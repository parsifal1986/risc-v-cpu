==> flow/design.v <==
module load_store_buffer (
  input wire clk,
  input wire rst,
  input wire rdy,
  input [95:0] instruction,
  input [1:0] ready,
  input [31:0] mem_data,
  input [73:0] cdb,
  input flush,
  input [3:0] head_tag,
  output reg [4:0] oprand,
  output reg [31:0] addr,
  output reg [31:0] data,
  output reg ls_done,
  output reg [3:0] ls_tag,
  output reg [31:0] ls_data,
  output reg ls_ready
);
reg [1:0] lsb_queue_busy[15:0];
reg [3:0] lsb_queue_tag[15:0];
reg [11:0] lsb_queue_imm[15:0];
reg [4:0] lsb_queue_addr_reg[15:0];
reg [4:0] lsb_queue_data_reg[15:0];
reg [31:0] lsb_queue_addr[15:0];
reg [31:0] lsb_queue_data[15:0];
reg [3:0] lsb_queue_op[15:0];
reg [3:0] head, tail;
reg [4:0] array_size;
integer size_change;
reg stop;
initial begin : initialize
  integer i;
  for (i = 0; i < 16; i = i + 1) begin
    lsb_queue_op[i] <= 0;
    lsb_queue_busy[i] <= 0;
    lsb_queue_tag[i] <= 0;
    lsb_queue_imm[i] <= 0;
    lsb_queue_addr_reg[i] <= 0;
    lsb_queue_data_reg[i] <= 0;
    lsb_queue_data[i] <= 0;
    lsb_queue_addr[i] <= 0;
  end
end
always @(posedge clk) begin
  if (rst) begin
    stop <= 0;
    head <= 0;
    tail <= 0;
    array_size <= 0;
    oprand <= 0;
    addr <= 0;
    data <= 0;
    ls_done <= 0;
    ls_tag <= 0;
    ls_data <= 0;
    ls_ready <= 0;
  end else if (!rdy) begin
  end else begin
    begin  
      size_change = 0;
      if (instruction[1:0]) begin
        lsb_queue_busy[tail] <= instruction[1:0];
        lsb_queue_tag[tail] <= instruction[5:2];
        lsb_queue_imm[tail] <= instruction[17:6];
        if (cdb[36] && instruction[22] && instruction[21:18] == cdb[35:32]) begin
          lsb_queue_addr[tail] <= cdb[31:0];
          lsb_queue_addr_reg[tail] <= 0;
        end else if (cdb[73] && instruction[22] && instruction[21:18] == cdb[72:69]) begin
          lsb_queue_addr[tail] <= cdb[68:37];
          lsb_queue_addr_reg[tail] <= 0;
        end else begin
          lsb_queue_addr[tail] <= instruction[59:28];
          lsb_queue_addr_reg[tail] <= instruction[22:18];
        end
        if (cdb[36] && instruction[27] && instruction[26:23] == cdb[35:32]) begin
          lsb_queue_data[tail] <= cdb[31:0];
          lsb_queue_data_reg[tail] <= 0;
        end else if (cdb[73] && instruction[27] && instruction[26:23] == cdb[72:69]) begin
          lsb_queue_data[tail] <= cdb[68:37];
          lsb_queue_data_reg[tail] <= 0;
        end else begin
          lsb_queue_data[tail] <= instruction[91:60];
          lsb_queue_data_reg[tail] <= instruction[27:23];
        end
        lsb_queue_op[tail] <= instruction[95:92];
        tail <= flush ? 0 : tail + 1;
        size_change = size_change + 1;;
      end else begin
        tail <= flush ? 0 : tail;
      end
      if (ready[1]) begin
        lsb_queue_busy[head] <= 2'b00;
        ls_tag <= lsb_queue_tag[head];
        ls_data <= mem_data;
        ls_done <= flush ? 0 : 1;
        head <= flush ? 0 : (head + 1);
        size_change = size_change - 1;
        stop <= 0;
      end else begin
        ls_done <= 0;
        head <= flush ? 0 : head;
        stop <= flush ? 0 : stop;
      end
      if (array_size < 13) begin
        ls_ready <= 1;
      end else begin
        ls_ready <= 0;
      end
    end
    begin  
      if (cdb[36]) begin : Loop1
        integer k;
        for (k = 0; k < 16; k = k + 1) begin
          if (lsb_queue_data_reg[k][4] && lsb_queue_data_reg[k][3:0] == cdb[35:32]) begin
            lsb_queue_data[k] <= cdb[31:0];
            lsb_queue_data_reg[k][4] <= 0;
          end
          if (lsb_queue_addr_reg[k][4] && lsb_queue_addr_reg[k][3:0] == cdb[35:32]) begin
            lsb_queue_addr[k] <= cdb[31:0];
            lsb_queue_addr_reg[k][4] <= 0;
          end
        end
      end
      if (cdb[73]) begin : Loop2
        integer k;
        for (k = 0; k < 16; k = k + 1) begin
          if (lsb_queue_data_reg[k][4] && lsb_queue_data_reg[k][3:0] == cdb[72:69]) begin
            lsb_queue_data[k] <= cdb[68:37];
            lsb_queue_data_reg[k][4] <= 0;
          end
          if (lsb_queue_addr_reg[k][4] && lsb_queue_addr_reg[k][3:0] == cdb[72:69]) begin
            lsb_queue_addr[k] <= cdb[68:37];
            lsb_queue_addr_reg[k][4] <= 0;
          end
        end
      end
    end
    begin  
      if (|array_size && ready && !stop && !lsb_queue_addr_reg[head][4] && !lsb_queue_data_reg[head][4] && lsb_queue_busy[head] == 2'b01 && ((!lsb_queue_op[head][3] && (lsb_queue_addr[head] != 32'h00030000 || (lsb_queue_addr[head] == 32'h00030000 && head_tag == lsb_queue_tag[head]))) || (lsb_queue_op[head][3] && head_tag == lsb_queue_tag[head]))) begin
        oprand <= flush ? 0 : {1'b1, lsb_queue_op[head]};
        addr <= $signed(lsb_queue_addr[head]) + $signed(lsb_queue_imm[head]);
        data <= lsb_queue_data[head];
        lsb_queue_busy[head] <= 2'b10;
        stop <= 1;
      end else begin
        oprand <= 0;
      end
    end
    array_size <= flush ? 0 : array_size + size_change;
  end
end
endmodule
# [From RTL to reports: load_store_buffer]
# The steps from the RTL of load_store_buffer to its reports follow in flow order.
# Line numbers count from 1 in the design file above.
# Not given: n/a
[design] design="load_store_buffer" clk_port="clk" cell_library="sky130hd" corner="tt_025C_1v80"

# [Word-level counts]
# Yosys after proc, flatten, opt, wreduce and memory -nomap, before mapping. Print and check cells are not counted.
# Yosys's memory passes give these memory sizes; they may raise the number of words (mostly to a power of two), join words into wider ones and drop unused or constant bits.
[word_totals] regBits=89 mem_bits_rw=1536 mem_count=8 in_bits=212 output_inout_bits=107 elab_cells=1291
[op_classes] add_sub_neg=5 cmp=1 equal=96 n_mux=929 bitwise=145 n_reduce_logical=97
[mem_list] name="lsb_queue_addr" words=16 word_bits=32 line_no=24 source="reg [31:0] lsb_queue_addr[15:0];"
[mem_list] name="lsb_queue_data" words=16 word_bits=32 line_no=25 source="reg [31:0] lsb_queue_data[15:0];"
[mem_list] name="lsb_queue_imm" words=16 word_bits=12 line_no=21 source="reg [11:0] lsb_queue_imm[15:0];"
[mem_list] name="lsb_queue_addr_reg" words=16 word_bits=5 line_no=22 source="reg [4:0] lsb_queue_addr_reg[15:0];"
[mem_list] name="lsb_queue_data_reg" words=16 word_bits=5 line_no=23 source="reg [4:0] lsb_queue_data_reg[15:0];"
[mem_list] name="lsb_queue_op" words=16 word_bits=4 line_no=26 source="reg [3:0] lsb_queue_op[15:0];"
# Further memories, not shown: 2.
[ops] operator="32-bit two-way mux" count=302
[ops] operator="5-bit two-way mux" count=278
[ops] operator="1-bit two-way mux" count=314
[ops] operator="4-bit == test" count=69
[ops] operator="4-bit two-way mux" count=28
[ops] operator="4-bit == test (both inputs constant)" count=24
[ops] operator="1-bit logical AND" count=80
[ops] operator="1-bit bitwise AND" count=48
[ops] operator="1-bit OR" count=37
[ops] operator="1-bit inverter" count=36
[ops] operator="12-bit two-way mux" count=3
[ops] operator="32-bit by 12-bit adder with 32-bit output" count=1
[ops] operator="32-bit by 18-bit == test with 1-bit output (second input constant)" count=1
[ops] operator="32-bit by 18-bit inequality test with 1-bit output (second input constant)" count=1
[ops] operator="1-bit bitwise AND (first input constant)" count=12
[ops] operator="1-bit bitwise AND (second input constant)" count=12
[ops] operator="2-bit AND reduction" count=5
[ops] operator="4-bit by 1-bit adder with 4-bit output (second input constant)" count=2
[ops] operator="2-bit two-way mux" count=4
[ops] operator="2-bit nonzero test" count=3
[ops] operator="5-bit by 2-bit subtractor with 5-bit output (second input constant)" count=1
[ops] operator="5-bit by 4-bit less-than comparator with 1-bit output (second input constant)" count=1
[ops] operator="5-bit adder" count=1
[ops] operator="5-bit OR reduction" count=1
[ops] operator="1-bit logical NOT" count=4
[ops] operator="3-bit nonzero test" count=1
[ops] operator="1-bit logical OR" count=2
[ops] operator="1-bit by 2-bit logical AND with 1-bit output" count=1
[ops] operator="2-bit by 1-bit == test with 1-bit output (second input constant)" count=1

# [Logic depth]
# Depth = most cells in a row (Yosys ltp): at word level without a register or memory, in the mapped netlist without a sequential cell, where the memories' decode and read muxes count.
[depth] word_depth=11 ABC_AREA=0 depth_mapped=20 ltp_nobuf=13

# [Mapped cells and area]
# Source: synth_stat.txt of the flow (Yosys; design flattened, memories mapped). It holds for the ABC_AREA given above (unset counts as 0); a run with the other value may have another netlist.
[synth_totals] cell_count=7799 synth_area_um2=90225.3 seqArea_um2=48146.2 ffs=1661 n_buf=905
[types] cell_type="sky130_fd_sc_hd__edfxtp_1" count=1488
[types] cell_type="sky130_fd_sc_hd__mux2i_1" count=1010
[types] cell_type="sky130_fd_sc_hd__mux4_2" count=405
[types] cell_type="sky130_fd_sc_hd__nand2_1" count=1183
[types] cell_type="sky130_fd_sc_hd__o21ai_0" count=820
[types] cell_type="sky130_fd_sc_hd__dfxtp_1" count=173
[types] cell_type="sky130_fd_sc_hd__clkbuf_1" count=710
[types] cell_type="sky130_fd_sc_hd__xor2_1" count=217
[types] cell_type="sky130_fd_sc_hd__nor2_1" count=472
[types] cell_type="sky130_fd_sc_hd__a21oi_1" count=338
[types] cell_type="sky130_fd_sc_hd__a31oi_1" count=130
[types] cell_type="sky130_fd_sc_hd__xnor2_1" count=88
[types] cell_type="sky130_fd_sc_hd__ha_1" count=44
[types] cell_type="sky130_fd_sc_hd__buf_1" count=134
[types] cell_type="sky130_fd_sc_hd__and3_1" count=72
[types] cell_type="sky130_fd_sc_hd__nor4_1" count=72
[types] cell_type="sky130_fd_sc_hd__a22oi_1" count=38
[types] cell_type="sky130_fd_sc_hd__inv_1" count=68
# Other cell types: 48; their cells: 337.

# [Timing after synthesis]
# Path of least setup slack by OpenSTA after synthesis, without wires, with an ideal clock, recovery checks aside; 20% of the period is set as input and as output delay. Where synthesis merged equal registers, the netlist keeps one of their names.
[synth_path] path_kind="reg-to-reg" start="reg (no name shown)" end="reg addr[29]" period_ps=6110 setup_ps=128 launch_ps=0 arrival_time_ps=5421 t_required_ps=5982 slack_ps=561 path_delay_ps=5549 stages=20 path_buffers=7 synth_period_reached_ps=5549
# "path_delay_ps" is the arrival time less input delay plus setup time.
# "stages": output pins that drive a net of the path, with the launching flip-flop's if there is one; two outputs of one cell count as two.
# "synth_period_reached_ps" is the clock period less the worst setup slack; recovery checks do not enter. This is arithmetic on one report: input and output delays are still those of the set period (20% each).
[synth_via] path_cell_list="sky130_fd_sc_hd__dfxtp_1 > sky130_fd_sc_hd__buf_6 > sky130_fd_sc_hd__buf_6 > sky130_fd_sc_hd__buf_4 > sky130_fd_sc_hd__buf_2 > sky130_fd_sc_hd__buf_1 > sky130_fd_sc_hd__buf_2 > sky130_fd_sc_hd__buf_2 > sky130_fd_sc_hd__mux4_2 > sky130_fd_sc_hd__mux4_2 > sky130_fd_sc_hd__ha_1 > sky130_fd_sc_hd__a211oi_1 > sky130_fd_sc_hd__nor2_1 > sky130_fd_sc_hd__o31ai_1 > sky130_fd_sc_hd__a31oi_1 > sky130_fd_sc_hd__a2111oi_0 > sky130_fd_sc_hd__o311ai_0 > sky130_fd_sc_hd__xor2_1 > sky130_fd_sc_hd__mux2i_1 > sky130_fd_sc_hd__nor2_1"
[synth_lines] element="end, assigned" line_no=51 source="addr <= 0;"
[synth_lines] element="end, assigned" line_no=141 source="addr <= $signed(lsb_queue_addr[head]) + $signed(lsb_queue_imm[head]);"
[synth_lines] element="end, declared" line_no=12 source="output reg [31:0] addr,"
# No chain of elaborated cells between the ends is given.

# [Worst path after layout]
# From the final timing report of run 1: the path of least setup slack in the routed layout; clock arrival at registers is part of the times.
# The path's times are printed in steps of 10 ps; the period is the one set.
[layout_path] path_kind="reg-to-reg" start="reg (no name shown)" end="reg addr[29]" period_ps=8730 setup_ps=140 launch_ps=860 arrival_time_ps=6960 t_required_ps=9440 slack_ps=2480 stages=14 path_buffers=1
[layout_via] path_cell_list="sky130_fd_sc_hd__dfxtp_4 > sky130_fd_sc_hd__buf_4 > sky130_fd_sc_hd__mux4_2 > sky130_fd_sc_hd__mux4_2 > sky130_fd_sc_hd__ha_1 > sky130_fd_sc_hd__a21oi_1 > sky130_fd_sc_hd__o211ai_1 > sky130_fd_sc_hd__a211oi_1 > sky130_fd_sc_hd__a31oi_1 > sky130_fd_sc_hd__a2111oi_1 > sky130_fd_sc_hd__o311ai_0 > sky130_fd_sc_hd__xor2_1 > sky130_fd_sc_hd__mux2i_1 > sky130_fd_sc_hd__nor2_1"
[layout_lines] element="end, assigned" line_no=51 source="addr <= 0;"
[layout_lines] element="end, assigned" line_no=141 source="addr <= $signed(lsb_queue_addr[head]) + $signed(lsb_queue_imm[head]);"
[layout_lines] element="end, declared" line_no=12 source="output reg [31:0] addr,"
# No chain of elaborated cells between the ends is given.

Subject: load_store_buffer on sky130hd, stored results

Hello all,

Module load_store_buffer, platform sky130hd: 2 stored runs of the flow (Yosys, OpenROAD) with differing settings, in no particular order. Input and output delays are each 20% of the period that was set; the output load is 0.01 pF.
"achieved clock period": clock period set for the run, less the worst setup slack. It is reckoned from that one timing run; input and output delays stay at 20% of the period that was set.
"worst setup path time": the worst setup path's part of the clock period (all of it between registers, 20% less for each end at a port) less its slack. A launch clock that arrives late makes it longer, a capture clock that arrives late makes it shorter.
"power" is the tool's figure for a default switching activity; nothing was simulated.
"worst setup path time" is given in steps of 10 ps.
[run 1] settings: period_ns=8.73, CAP_MARGIN=20, CORE_MARGIN=2, CORE_UTILIZATION=40, SLEW_MARGIN=20
[run 1] result: chip area after synthesis (Yosys) 90225.3 um2, die area 229379.0 um2, utilization 45.5%, worst setup slack after layout 2479 ps, total negative slack 0 ps, worst hold slack 452 ps, power 0.018309 W, achieved clock period 6251 ps, worst setup path time 6250 ps, worst setup path kind reg-to-reg
[run 2] settings: period_ns=10.3, CORE_UTILIZATION=18, CORE_ASPECT_RATIO=1.74, CORE_MARGIN=5, CELL_PAD_IN_SITES_DETAIL_PLACEMENT=1, CTS_CLUSTER_SIZE=15, CTS_CLUSTER_DIAMETER=376, CAP_MARGIN=20, MIN_ROUTING_LAYER=met1, SLEW_MARGIN=20
[run 2] result: chip area after synthesis (Yosys) 90225.3 um2, die area 516056.0 um2, utilization 20.8%, worst setup slack after layout 3926 ps, total negative slack 0 ps, worst hold slack 455 ps, power 0.01364 W, achieved clock period 6374 ps, worst setup path time 4310 ps, worst setup path kind input-to-reg

Thanks
